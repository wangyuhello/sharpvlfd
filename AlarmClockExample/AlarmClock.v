==> flow/design.v <==
module AlarmClock(clk, rst_n, mode, set_hr, set_min, hr_out, min_out, sec_out, 
                  hr_alarm, min_alarm, alarm); 
input         clk;                    
input         rst_n;                  
input  		    mode;                   
input   	    set_hr;                 
input   	    set_min;                
output 	[3:0]	hr_out;                 
output 	[5:0]	min_out;                
output	[5:0]	sec_out;                
output 	[3:0]	hr_alarm;               
output 	[5:0]	min_alarm;              
output		    alarm;                  
   reg 	[3:0]	hr_out;
   reg 	[5:0]	min_out;
   reg	[5:0]	sec_out;
   reg		    alarm;
   wire 	    set_clock;
   wire 	    set_alarm;
   wire 	    hr_pulse;
   wire		    min_pulse;
   wire 	    sec_pulse;
   reg		    set_hr_d;
   reg		    set_min_d;
   reg 	[3:0]	hr_alarm;
   reg 	[5:0]	min_alarm;
   assign hr_pulse = ~set_hr_d & set_hr;
   assign min_pulse = ~set_min_d & set_min;
   assign set_alarm = (mode) & (hr_pulse | min_pulse);
   always @(posedge clk or negedge rst_n)
       if (~rst_n) begin
       	   set_hr_d <= 0;
       	   set_min_d <= 0;
       end else begin
       	   set_hr_d <= set_hr;
       	   set_min_d <= set_min;
       end
   always @(posedge clk or negedge rst_n)
       if (~rst_n) begin
       	   hr_out <= 12;
       	   min_out <= 0;
       	   sec_out <= 0;	   
       end else begin
       	   if (sec_out != 59) begin
       	      sec_out <= sec_out + 1;	
       	      if (min_pulse & ~mode) begin
       	         if (min_out != 59) min_out <= min_out + 1;
       	         else min_out <= 0;
       	      end
       	      if (hr_pulse & ~mode) begin
       	         if (hr_out != 12) hr_out <= hr_out + 1;
       	         else hr_out <= 1;
       	      end
       	   end else begin
       	      sec_out <= 0;
       	      if (min_out != 59) begin
       	         min_out <= min_out + 1;
       	         if (hr_pulse & ~mode) begin
       	            if (hr_out != 12) hr_out <= hr_out + 1;
       	            else hr_out <= 1;
       	         end
       	      end else begin
       	      	 min_out <= 0;
       	      	 if (hr_out != 12) hr_out <= hr_out + 1;
       	      	 else hr_out <= 1;
       	      end
       	   end
       	end
   always @(posedge clk or negedge rst_n)
       if (~rst_n) begin
       	  hr_alarm <= 12;
       	  min_alarm <= 0;
       end else if (set_alarm) begin
       	  if (hr_pulse) begin
       	     if (hr_alarm != 12) hr_alarm <= hr_alarm + 1;
       	     else hr_alarm <= 1;
       	  end
       	  if (min_pulse) begin
       	     if (min_alarm != 59) min_alarm <= min_alarm + 1;
       	     else min_alarm <= 0;
       	  end
       end
    always @(posedge clk or negedge rst_n)
       if (~rst_n) begin
       	  alarm <= 0;
       end else if ((hr_alarm == hr_out) && (min_alarm == min_out)) begin
          alarm <= 1;
       end else begin
          alarm <= 0;
       end        	      
endmodule
# ---- Tool chain data of AlarmClock
# What the tools print for AlarmClock, step after step.
# Line numbers count from 1 in the design file above.
# Operators carry their Yosys type and port widths (W data, S select, Z words).
# Library cell names are shortened.
# The mark -- stands for no value.
dict set report setup {
  top {AlarmClock}
  clock {clk}
  lib {sky130hd}
  corner {tt_025C_1v80}
}

# ---- After elaboration
# Counts by Yosys on the flattened word-level netlist (proc, flatten, opt, wreduce; memories kept). Register bits leave out memories and registers merged into their read ports (data or address). Print and check cells are left out. Cells with the same type and inputs are merged into one.
dict set report bits {
  register_bits 29
  in_bits 5
  out_inout_bits 27
  wordCells 44
}
dict set report classes {
  add_sub_neg 5
  equal 8
  muxes 11
  bitwise 9
  reduce_and_logical 3
}
# cell count
set ops {}
lappend ops {{$mux W6} 5}
lappend ops {{$mux W4} 5}
lappend ops {{$add A6 B1 Y6 const B} 3}
lappend ops {{$ne A6 B6 Y1 const B} 3}
lappend ops {{$add A4 B1 Y4 const B} 2}
lappend ops {{$ne A4 B4 Y1 const B} 2}
lappend ops {{$eq A6 B6 Y1} 1}
lappend ops {{$and A1 B1 Y1} 5}
lappend ops {{$reduce_and A2 Y1} 2}
lappend ops {{$eq A4 B4 Y1} 1}
lappend ops {{$not A1 Y1} 3}
lappend ops {{$ne A2 B1 Y1 const B} 1}
lappend ops {{$or A1 B1 Y1} 1}
lappend ops {{$logic_and A1 B1 Y1} 1}
lappend ops {{$mux W1} 1}

# ---- Logic depth
# Longest topological path by Yosys (ltp), each cell counted once; first at word level (registers and memories cut), then after technology mapping (sequential cells cut; the memories' decode and read muxes count).
dict set report logic_depth {
  word_depth 6
  abc_area 0
  depth_mapped 6
  depth_no_buf 6
}

# ---- Synthesis result
# The flow's flattened synthesis, as Yosys stat reports it; memories are mapped. The netlist is that of the ABC_AREA named above (0 if unset); the other value can give another one.
dict set report synth_totals {
  stdcells 150
  yosys_area_um2 1522.7
  sequential_area_um2 730.7
  flip_flops 29
  buffers 3
}
# cell_type count type_area_um2
set types {}
lappend types {dfrtp_1 25 625.6}
lappend types {dfstp_2 4 105.101}
lappend types {ha_1 7 87.584}
lappend types {xnor2_1 10 87.584}
lappend types {o21ai_0 15 75.072}
lappend types {nor2_1 13 48.797}
lappend types {nand2_1 12 45.043}
lappend types {xor2_1 5 43.792}
lappend types {nand3_1 7 35.034}
lappend types {a21oi_1 5 25.024}
lappend types {o211ai_1 3 22.522}
lappend types {o31ai_1 3 22.522}
lappend types {inv_1 5 18.768}
lappend types {nand4_1 3 18.768}
lappend types {o41ai_1 2 17.517}
lappend types {nor3_4 1 16.266}
lappend types {mux2_4 1 15.014}
lappend types {nand3b_1 2 15.014}
# Other cell types: 21; their cells: 27.

# ---- Timing after synthesis
# OpenSTA on the mapped netlist: ideal clock, no wires. The path of least setup slack (recovery checks aside). Input and output delay are each 20% of the period. Register names are those of the netlist, which keeps one name where synthesis merged equal registers.
dict set report synth_timing {
  path_type {register to register}
  start {register sec_out[0]}
  end {register min_out[2]}
  tclk_ns 1.52
  setup_time_ns 0.128
  t_first_pin_ns 0.000
  arrival_ns 1.445
  required_ns 1.392
  slack_ns -0.052
  delay_ns 1.573
  stages 6
  path_buffers 0
  synth_period_reached_ns 1.572
}
# "delay_ns" is the arrival time less input delay plus setup time.
# "stages": output pins that drive a net of the path, with the launching flip-flop's if there is one; two outputs of one cell count as two.
# "synth_period_reached_ns" is the clock period less the worst setup slack; recovery checks do not enter. This is arithmetic on one report: input and output delays are still those of the set period (20% each).
# Between the ends stands the longest chain of elaborated cells between them, by number of cells; it is not shown to be the way that was timed. Of several equally long chains one is given.
# Each line given opens the expression or statement behind the cell; cells for indexed reads and writes are added by Yosys, which also makes memories of some case tables.
# A register here has more assigning lines than the two given.
dict set report synth_between {
  cell_sequence {dfrtp_1 -> ha_1 -> nand4_2 -> nor2_4 -> o21ai_1 -> mux2_1}
  elab_chain_cells 2
  cells_between 3
  cone_lines 1
  classes_between {eq/ne: 2; mux: 1}
}
# item line
set synth_lines {}
lappend synth_lines {{start: declaration} 10} ;# output [5:0] sec_out;
lappend synth_lines {{start: assignment} 42} ;# sec_out <= 0;
lappend synth_lines {{start: assignment} 45} ;# sec_out <= sec_out + 1;
lappend synth_lines {{$ne A6 B6 Y1} 44} ;# if (sec_out != 59) begin
lappend synth_lines {{$mux W6} 44}
lappend synth_lines {{end: assignment} 47} ;# if (min_out != 59) min_out <= min_out + 1;
lappend synth_lines {{end: assignment} 57} ;# min_out <= min_out + 1;
lappend synth_lines {{end: declaration} 9} ;# output [5:0] min_out;

# ---- Path in the finished layout
# From the final timing report of entry A: the path of least setup slack in the routed layout; clock arrival at registers is part of the times.
dict set report layout_timing {
  path_type {register to output}
  start {register min_out[3]}
  end {output port min_out[3]}
  tclk_ns 1.76
  out_delay_ns 0.35
  t_first_pin_ns 0.27
  arrival_ns 1.35
  required_ns 1.41
  slack_ns 0.06
  stages 2
  path_buffers 1
}
# A register here has more assigning lines than the two given.
dict set report layout_between {
  cell_sequence {dfrtp_1 -> clkdlybuf4s50_1}
  elab_chain_cells 0
  cells_between 0
  cone_lines 0
}
# item line
set layout_lines {}
lappend layout_lines {{start: declaration} 9} ;# output [5:0] min_out;
lappend layout_lines {{start: assignment} 47} ;# if (min_out != 59) min_out <= min_out + 1;
lappend layout_lines {{start: assignment} 57} ;# min_out <= min_out + 1;
lappend layout_lines {{end: declaration} 9}

; Record of 2 stored runs of the RTL-to-layout flow on AlarmClock, platform sky130hd. The runs are unordered. Constraints: input delay and output delay 20% of the set period each, output load 0.01 pF.
; "period_less_ws_ns": clock period set for the run, less the worst setup slack. It is reckoned from that one timing run; input and output delays stay at 20% of the period that was set.
; "timing.worst_path_ns" means the part of the period allowed to the worst setup path (the constraints hold back 20% at inputs and 20% at outputs) less its slack; where the path has registers, the arrival times of their clocks count too.
; By "totalPower_uw" is meant OpenSTA's value without simulated activity: inputs other than the clock are taken to toggle once in ten clock periods, and the tool carries that through the logic.

[entry A: settings]
period_ns = 1.76
CAP_MARGIN = 20
CORE_MARGIN = 2
CORE_UTILIZATION = 40
SLEW_MARGIN = 20
[entry A: results]
yosys_chip_area_um2 = 1522.7
post_route_stdcell_area_um2 = 2039.5
utilization_pct = 55.7
setup_worst_slack_ns = 0.063
timing.worst_path_ns = 1.35
critical_path_type = register to output
setupTns_ns = 0.000
die_footprint_um2 = 4316.5
totalPower_uw = 2830
period_less_ws_ns = 1.697

[entry B: settings]
period_ns = 2.48
CORE_UTILIZATION = 41
SETUP_SLACK_MARGIN = 0.18
PLACE_DENSITY_LB_ADDON = 0.06
CORE_ASPECT_RATIO = 1.66
CELL_PAD_IN_SITES_GLOBAL_PLACEMENT = 1
CELL_PAD_IN_SITES_DETAIL_PLACEMENT = 2
TNS_END_PERCENT = 45
GPL_TIMING_DRIVEN = 0
CTS_CLUSTER_DIAMETER = 28
MIN_ROUTING_LAYER = met2
MAX_ROUTING_LAYER = met5
CAP_MARGIN = 20
CORE_MARGIN = 2
SLEW_MARGIN = 20
[entry B: results]
totalPower_uw = 2140
post_route_stdcell_area_um2 = 1974.4
setup_worst_slack_ns = 0.467
yosys_chip_area_um2 = 1522.7
die_footprint_um2 = 4233.3
utilization_pct = 55.3
period_less_ws_ns = 2.013
timing.worst_path_ns = 1.52
critical_path_type = input to register
setupTns_ns = 0.000
